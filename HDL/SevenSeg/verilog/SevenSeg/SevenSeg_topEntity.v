==> flow/design.v <==
module SevenSeg_anode_1(ds1_i1
                       ,topLet_o);
  input [1:0] ds1_i1;
  output [3:0] topLet_o;
  reg [3:0] topLet_o_reg;
  always @(*) begin
    case(ds1_i1)
      2'd0 : topLet_o_reg = 4'b1110;
      2'd1 : topLet_o_reg = 4'b1101;
      2'd2 : topLet_o_reg = 4'b1011;
      2'd3 : topLet_o_reg = 4'b0111;
      default : topLet_o_reg = {4 {1'bx}};
    endcase
  end
  assign topLet_o = topLet_o_reg;
endmodule
module SevenSeg_next_2(ds1_i1
                      ,topLet_o);
  input [1:0] ds1_i1;
  output [1:0] topLet_o;
  wire [1:0] altLet_0;
  assign altLet_0 = ds1_i1 + 2'd1;
  reg [1:0] topLet_o_reg;
  always @(*) begin
    case(ds1_i1)
      2'd3 : topLet_o_reg = 2'd0;
      default : topLet_o_reg = altLet_0;
    endcase
  end
  assign topLet_o = topLet_o_reg;
endmodule
module SevenSeg_topEntity(input_0_0
                         ,input_0_1
                         ,input_0_2
                         ,input_0_3
                         , 
                         system1000
                         , 
                         system1000_rstn
                         ,output_0_0
                         ,output_0_1);
  input [31:0] input_0_0;
  input [31:0] input_0_1;
  input [31:0] input_0_2;
  input [31:0] input_0_3;
  input system1000;
  input system1000_rstn;
  output [3:0] output_0_0;
  output [7:0] output_0_1;
  wire [127:0] input_0;
  wire [11:0] output_0;
  assign input_0 = {input_0_0
                   ,input_0_1
                   ,input_0_2
                   ,input_0_3};
  SevenSeg_topEntity_0 SevenSeg_topEntity_0_inst
  (.outputs_i1 (input_0)
  ,.system1000 (system1000)
  ,.system1000_rstn (system1000_rstn)
  ,.bodyVar_o (output_0));
  assign output_0_0 = output_0[11:8];
  assign output_0_1 = output_0[7:0];
endmodule
module SevenSeg_topEntity_0(outputs_i1
                           , 
                           system1000
                           , 
                           system1000_rstn
                           ,bodyVar_o);
  input [127:0] outputs_i1;
  input system1000;
  input system1000_rstn;
  output [11:0] bodyVar_o;
  wire [3:0] x_0;
  wire signed [31:0] repANF_1;
  wire signed [31:0] repANF_2;
  wire signed [31:0] wild_3;
  wire [31:0] bodyVar_4;
  wire [7:0] bodyVar_5;
  wire [1:0] repANF_6;
  wire [1:0] active_7;
  wire signed [31:0] tmp_8;
  wire [31:0] tmp_10;
  wire [1:0] tmp_45;
  SevenSeg_anode_1 SevenSeg_anode_1_x_0
  (.topLet_o (x_0)
  ,.ds1_i1 (active_7));
  assign bodyVar_o = {x_0
                     ,bodyVar_5};
  assign repANF_1 = wild_3;
  assign tmp_8 = $unsigned(active_7);
  assign repANF_2 = tmp_8;
  assign wild_3 = repANF_2;
  wire [31:0] vec_n_11 [0:4-1];
  wire [127:0] vecflat_n_12;
  assign vecflat_n_12 = outputs_i1;
  genvar n_13;
  generate
  for (n_13=0; n_13 < 4; n_13=n_13+1) begin : array_n_14
    assign vec_n_11[(4-1)-n_13] = vecflat_n_12[n_13*32+:32];
  end
  endgenerate
  assign tmp_10 = vec_n_11[repANF_1];
  assign bodyVar_4 = tmp_10;
  reg [7:0] bodyVar_5_reg;
  always @(*) begin
    case(bodyVar_4)
      32'd104 : bodyVar_5_reg = 8'b11111111 ^ 8'b01110100;
      32'd101 : bodyVar_5_reg = 8'b11111111 ^ 8'b01111011;
      32'd108 : bodyVar_5_reg = 8'b11111111 ^ 8'b00110000;
      32'd111 : bodyVar_5_reg = 8'b11111111 ^ 8'b01011100;
      32'd95 : bodyVar_5_reg = 8'b11111111 ^ 8'b00001000;
      32'd119 : bodyVar_5_reg = 8'b11111111 ^ 8'b00101010;
      32'd114 : bodyVar_5_reg = 8'b11111111 ^ 8'b00110001;
      32'd100 : bodyVar_5_reg = 8'b11111111 ^ 8'b01011110;
      32'd33 : bodyVar_5_reg = 8'b11111111 ^ 8'b10000010;
      default : bodyVar_5_reg = 8'b11111111 ^ 8'b00000000;
    endcase
  end
  assign bodyVar_5 = bodyVar_5_reg;
  SevenSeg_next_2 SevenSeg_next_2_repANF_6
  (.topLet_o (repANF_6)
  ,.ds1_i1 (active_7));
  reg [1:0] n_47;
  always @(posedge system1000 or negedge system1000_rstn) begin : register_SevenSeg_topEntity_0_n_48
    if (~ system1000_rstn) begin
      n_47 <= 2'd0;
    end else begin
      n_47 <= repANF_6;
    end
  end
  assign tmp_45 = n_47;
  assign active_7 = tmp_45;
endmodule
Reports on SevenSeg_topEntity

The steps from the RTL of SevenSeg_topEntity to its reports follow in flow order.
Line numbers count from 1 in the design file above.
Operators carry their Yosys type and port widths (W data, S select, Z words).
Cell names lack the library's common part.
Not given: --

Design top: SevenSeg_topEntity
Clock: system1000
Standard-cell library: sky130hd
Library corner: tt_025C_1v80

Word level

Counts by Yosys on the flattened word-level netlist (proc, flatten, opt, wreduce; memories kept). Register bits leave out memories and registers merged into their read ports (data or address); mux counts leave out enables and synchronous resets folded into registers. Print and check cells are left out. Cells with the same type and inputs are merged into one.

Add/subtract/negate cells: 1
Eq/ne operators: 12
Muxes and demuxes: 4
Reduce/logical cells: 1

Operators with widths:

| cell                  | number |
| $eq A32 B7 Y1 const B | 8 |
| $pmux W32 S4          | 1 |
| $pmux W8 S9           | 1 |
| $eq A32 B6 Y1 const B | 1 |
| $pmux W4 S4           | 1 |
| $eq A2 B2 Y1 const B  | 2 |
| $add A2 B1 Y2 const B | 1 |
| $eq A2 B1 Y1 const B  | 1 |
| $logic_not A2 Y1      | 1 |
| $mux W2               | 1 |

Register bits after elaboration: 2
Cells after elaboration: 19
Input bits: 130
Output and inout port bits: 12

Depth

Longest topological path by Yosys (ltp), each cell counted once; first at word level (registers and memories cut), then after technology mapping (sequential cells cut; the memories' decode and read muxes count).

Depth after elaboration: 4
ABC_AREA: 0
Mapped depth: 9
Mapped depth without buffers: 8

Synthesis result

Yosys stat after the flow's synthesis: flattened, memories mapped to cells. It holds for the ABC_AREA given above (unset counts as 0); a run with the other value may have another netlist.
The area totals of this step are shown rounded.

Buffers: 4
Flip-flops: 2
Mapped area: 870 um^2
Cell count: 121
Area of sequential cells: 50.0 um^2

Cells by type:

| type      | number | total area (um^2) |
| nor4_1    | 26     | 162.656 |
| a22oi_1   | 8      | 60.058 |
| a21oi_1   | 10     | 50.048 |
| dfrtp_1   | 2      | 50.048 |
| ha_1      | 4      | 50.048 |
| a2bb2oi_1 | 4      | 35.034 |
| buf_6     | 3      | 33.782 |
| inv_1     | 9      | 33.782 |
| nand3_1   | 6      | 30.029 |
| a41oi_1   | 3      | 26.275 |
| nand2_1   | 6      | 22.522 |
| or4_1     | 3      | 22.522 |
| a222oi_1  | 2      | 20.019 |
| a22o_1    | 2      | 17.517 |
| nor4b_1   | 2      | 17.517 |
| o2111ai_1 | 2      | 17.517 |
| xnor2_1   | 2      | 17.517 |
| mux2_4    | 1      | 15.014 |

Not listed: further types 22, cells in them 26.
By module: a second synthesis without flattening, with its own total; a netlist apart from the flattened one above.

Cell total of the unflattened synthesis: 103
Area total of the unflattened synthesis: 817 um^2

Each row is one instance without its submodules.

Modules:

| module               | instances | seq. area (um^2) | area (um^2) | cells |
| SevenSeg_topEntity_0 | 1         | 50.0             | 778         | 97 |
| SevenSeg_anode_1     | 1         | 0.0              | 22.5        | 4 |
| SevenSeg_next_2      | 1         | 0.0              | 16.3        | 2 |
| SevenSeg_topEntity   | 1         | 0.0              | 0.0         | 0 |

Worst setup path after synthesis

Source: OpenSTA report_checks on the synthesized netlist (no wires, ideal clock, input and output delay 20% of the period each), path of least setup slack; recovery checks are left aside. Register names are those of the netlist, which keeps one name where synthesis merged equal registers.

Kind: register to output
Start: reg SevenSeg_topEntity_0_inst.n_47[0]
End: out output_0_1[2]
Path buffers: 1
Required time: 2.208 ns
Time at the first pin: 0.000 ns
Output delay: 0.552 ns
Delay of the path: 2.200 ns
Stages: 9
Data arrival time: 2.200 ns
Clock period: 2.76 ns
Path slack: 0.008 ns
Synthesis period reached: 2.752 ns

"delay of the path" = arrival - input delay + setup time.
At an output port there is no setup time.
"stages" counts driving pins, that of a launching flip-flop among them; a cell with two outputs on the path counts twice.
"synthesis period reached" = period - worst setup slack (recovery checks aside). The figure is calculated, with input and output delays left at 20% of the set period.
The rows between start and end are the longest chain of elaborated cells between them; the timing report does not say that the signal goes this way. Where chains are equally long, one stands for them.
A line is the first line of the expression or statement that the cell stems from. Yosys adds cells for indexed reads and writes and turns some case tables into memories.

Cell sequence: dfrtp_1 -> ha_1 -> buf_6 -> a222oi_1 -> mux2_4 -> nor2_2 -> or4_4 -> a21boi_2 -> o311ai_1
Cells in the longest elaborated chain: 4
Elaborated cells between the ends (all ways): 15
Those cells by class: eq/ne: 12; mux: 2; reduce/logical: 1

RTL lines, path after synthesis:

| item            | line | source |
| start, declared | 124  | `reg [1:0] n_47;` |
| start, assigned | 127  | `n_47 <= 2'd0;` |
| start, assigned | 129  | `n_47 <= repANF_6;` |
| $eq A2 B2 Y1    | 103  | `assign tmp_10 = vec_n_11[repANF_1];` |
| $pmux W32 S4    | 103  |  |
| $eq A32 B6 Y1   | 107  | `case(bodyVar_4)` |
| $pmux W8 S9     | 107  |  |
| end, declared   | 49   | `output [7:0] output_0_1;` |

Worst path after layout

Path of least setup slack in the final report of flow run 1 (OpenROAD, finished layout, wires in). Where an end is a register, its clock arrival counts in the times.

Kind: register to output
Start: reg SevenSeg_topEntity_0_inst.n_47[0]
End: out output_0_1[2]
Stages: 10
Data arrival time: 2.56 ns
Output delay: 0.41 ns
Path slack: -0.91 ns
Time at the first pin: 0.21 ns
Clock period: 2.06 ns
Path buffers: 2
Required time: 1.65 ns

The rows between start and end are the longest chain of elaborated cells between them; the timing report does not say that the signal goes this way. Where chains are equally long, one stands for them.

Cell sequence: dfrtp_2 -> ha_4 -> buf_4 -> a22oi_1 -> a22o_2 -> a21oi_1 -> or4_4 -> a21boi_4 -> o311ai_2 -> buf_2
Cells in the longest elaborated chain: 4
Elaborated cells between the ends (all ways): 15
Those cells by class: eq/ne: 12; mux: 2; reduce/logical: 1

RTL lines, path after layout:

| item            | line | source |
| start, declared | 124  | `reg [1:0] n_47;` |
| start, assigned | 127  | `n_47 <= 2'd0;` |
| start, assigned | 129  | `n_47 <= repANF_6;` |
| $eq A2 B2 Y1    | 103  | `assign tmp_10 = vec_n_11[repANF_1];` |
| $pmux W32 S4    | 103  |  |
| $eq A32 B6 Y1   | 107  | `case(bodyVar_4)` |
| $pmux W8 S9     | 107  |  |
| end, declared   | 49   | `output [7:0] output_0_1;` |

Design SevenSeg_topEntity on sky130hd. What follows are 2 stored runs of the flow, each under its own settings; their order means nothing. The constraints put input and output delay at 20% of the set period each and load the outputs with 0.01 pF.
"total power of the final layout" rests on the timing tool's default activity at the inputs, not on a simulated workload.
Results are given in rounded form.
A setting shown as . is not set for that run.
Results: . = not shown.

| name                                          | flow run 1 | flow run 2 |
| period_ns                                     | 2.06       | 3.36       |
| CORE_UTILIZATION                              | 24         | 47         |
| SETUP_SLACK_MARGIN                            | -0.07      | 0.18       |
| PLACE_DENSITY_LB_ADDON                        | 0.3        | 0.24       |
| CORE_ASPECT_RATIO                             | 0.78       | 0.52       |
| TNS_END_PERCENT                               | 95         | 15         |
| GPL_TIMING_DRIVEN                             | 0          | 0          |
| GPL_ROUTABILITY_DRIVEN                        | 0          | .          |
| CAP_MARGIN                                    | 30         | 15         |
| SLEW_MARGIN                                   | 40         | 20         |
| CORE_MARGIN                                   | 2          | 2          |
| CELL_PAD_IN_SITES_GLOBAL_PLACEMENT            | .          | 0          |
| ABC_AREA                                      | .          | 1          |
| MIN_ROUTING_LAYER                             | .          | met1       |
| standard-cell area of the final layout (um^2) | 2800       | .          |
| post-route setup TNS (ns)                     | -6.46      | .          |
| utilization after layout                      | 0.801      | .          |
| area of the die (um^2)                        | 4120       | .          |
| total power of the final layout (uW)          | 567        | .          |
| cell area after synthesis (um^2)              | 870        | .          |
| setup slack of the worst path (ns)            | -0.914     | .          |

Flow run 2: no final report: placement broke off with FLW-0024
